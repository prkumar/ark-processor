==> flow/design.v <==
module IF(
  input Branch,
  input [7:0] Target,
  input Init,
  input Halt,
  input CLK,
  output logic[7:0] PC
  );
  always @(posedge CLK)
	if(Init)
	  PC <= 0;
	else if(Halt)
	  PC <= PC;
	else if(Branch)
	  PC <= Target - 1;
	else
	  PC <= PC + 1;
endmodule
* From RTL to reports: IF
The steps from the RTL of IF to its reports follow in flow order. Line numbers count from 1 in the design file above. Cell names lack the library's common part. Not given: -
Set-up: top IF, clock input CLK, library sky130hd, library corner tt_025C_1v80

* Word-level counts
Counts by Yosys on the flattened word-level netlist (proc, flatten, opt, wreduce; memories kept). Register bits leave out memories and registers merged into their read ports (data or address); mux counts leave out enables and synchronous resets folded into registers. Print and check cells are left out. Cells with the same type and inputs are merged into one.
Operators by class: mux-type cells 1, add/sub/neg operators 2
Operators with widths (number):
- 8-bit by 1-bit adder with 8-bit output (second input constant) | 1
- 8-bit by 1-bit subtractor with 8-bit output (second input constant) | 1
- 8-bit 2-to-1 mux | 1
Storage and ports: input bits 12, register bits after elaboration 8

* Longest topological paths
Longest topological path by Yosys (ltp), each cell counted once; first at word level (registers and memories cut), then after technology mapping (sequential cells cut; the memories' decode and read muxes count).
Logic depth: depth after elaboration 2, ABC_AREA 0, depth in mapped cells 6

* Mapped cells and area
Yosys stat after the flow's synthesis: flattened, memories mapped to cells. It holds for the ABC_AREA given above (unset counts as 0); a run with the other value may have another netlist. The area totals of this step are shown rounded.
Cells by type (number):
- dfxtp_1 | 8
- nor2_1 | 9
- xnor2_1 | 3
- a21oi_1 | 5
- ha_1 | 2
- a211oi_1 | 3
- nor4_4 | 1
- mux2i_1 | 2
- nor3_1 | 4
- a31oi_1 | 3
- inv_1 | 5
- nand2_1 | 5
- nand3b_1 | 2
- nor3b_1 | 2
- clkbuf_1 | 3
- or4_4 | 1
- a41o_1 | 1
- o21ai_0 | 2
Not listed: further types 14, cells in them 14.
Synthesis totals: flip-flop cells 8, buffers 3, sequential area 160 um^2, chip area (Yosys) 589 um^2, standard cells after synthesis 75

* Worst setup path after synthesis
OpenSTA on the mapped netlist: ideal clock, no wires. The path of least setup slack (recovery checks aside). Input and output delay are each 20% of the period. Register names are those of the netlist, which keeps one name where synthesis merged equal registers.
Timing path after synthesis: path type input to register, start point in (no name shown), end point reg PC[5], clock period 1330 ps, library setup time 136 ps, driving pins on the path 4, buffers on the path 0, input delay 266 ps, setup slack -25 ps, arrival 1220 ps, launch time at the first pin 266 ps, path delay 1090 ps, synthesis period reached 1355 ps
"path delay" = arrival - input delay + setup time. "driving pins on the path" counts driving pins, that of a launching flip-flop among them; a cell with two outputs on the path counts twice. "synthesis period reached" = period - worst setup slack (recovery checks aside). The figure is calculated, with input and output delays left at 20% of the set period. The rows between start and end are the longest chain of elaborated cells between them; the timing report does not say that the signal goes this way. Where chains are equally long, one stands for them. A line is the first line of the expression or statement that the cell stems from. Yosys adds cells for indexed reads and writes and turns some case tables into memories. At most two assigning lines are given for a register; there are more.
Between the ends, after synthesis: path through or4_1 > o21a_1 > o21ai_0 > a31oi_1, length of the longest elaborated chain 2, elaborated cells between the ends (all ways) 2, classes of those cells 1 x add/sub; 1 x mux
Ends and longest elaborated chain, after synthesis:
- start, declared | line 3
- 8-bit by 1-bit subtractor with 8-bit output | line 15
- 8-bit 2-to-1 mux | line 14 | else if(Branch)
- end, assigned | line 15
- end, assigned | line 17 | PC <= PC + 1;
- end, declared | line 7 | output logic[7:0] PC

* Timing after layout
From the final timing report of flow run B: the path of least setup slack in the routed layout; clock arrival at registers is part of the times. The path's times are printed in steps of 10 ps; the period is the one set.
Timing path post-layout: path type input to register, start point in (no name shown), end point reg PC[5], library setup time 120 ps, arrival 2120 ps, input delay 550 ps, buffers on the path 1, setup slack 790 ps, launch time at the first pin 550 ps, driving pins on the path 5, clock period 2770 ps
The rows between start and end are the longest chain of elaborated cells between them; the timing report does not say that the signal goes this way. Where chains are equally long, one stands for them. At most two assigning lines are given for a register; there are more.
Between the ends, post-layout: path through clkdlybuf4s50_1 > or4_1 > o21a_1 > o21ai_0 > a31oi_1, length of the longest elaborated chain 2, elaborated cells between the ends (all ways) 2, classes of those cells 1 x add/sub; 1 x mux
Ends and longest elaborated chain, post-layout:
- start, declared | line 3
- 8-bit by 1-bit subtractor with 8-bit output | line 15
- 8-bit 2-to-1 mux | line 14 | else if(Branch)
- end, assigned | line 15
- end, assigned | line 17 | PC <= PC + 1;
- end, declared | line 7 | output logic[7:0] PC

Appendix: measured runs

Measured results for IF: 2 stored runs of the Yosys and OpenROAD flow on sky130hd. The settings differ; the order carries no meaning. The constraints put input and output delay at 20% of the set period each and load the outputs with 0.01 pF.
"period achieved": clock period set for the run, less the worst setup slack. It is reckoned from that one timing run; input and output delays stay at 20% of the period that was set.
By "worst path time" is meant the share of the clock period that the worst setup path is allowed (20% is reserved at inputs, 20% at outputs), minus its slack. Clock arrival times at its registers enter into it.
"total power of the final layout" is the tool's figure for a default switching activity; nothing was simulated.
"worst path time" is known to 10 ps.
Measured values are rounded.

* Flow run A | settings: period_ns 2.19; CORE_UTILIZATION 64; PLACE_DENSITY 0.44; CELL_PAD_IN_SITES_GLOBAL_PLACEMENT 0; GPL_TIMING_DRIVEN 1; CTS_CLUSTER_DIAMETER 296; CAP_MARGIN 35; CORE_MARGIN 2; SLEW_MARGIN 20 | no final report: floorplanning broke off with PDN-0185
* Flow run B | settings: period_ns 2.77; CORE_UTILIZATION 57; PLACE_DENSITY_LB_ADDON 0.1; CELL_PAD_IN_SITES_GLOBAL_PLACEMENT 0; GPL_ROUTABILITY_DRIVEN 0; CTS_CLUSTER_DIAMETER 178; SLEW_MARGIN 15; CAP_MARGIN 20; CORE_MARGIN 2 | results: total negative slack 0 ps; die area 1310 um^2; total power of the final layout 290 uW; period achieved 1983 ps; post-layout utilization 85.8%; worst path time 1430 ps; class of the worst setup path input to register; std-cell area (final layout) 815 um^2; worst hold slack 537 ps; Yosys chip area after synthesis 589 um^2; setup slack of the worst path 787 ps
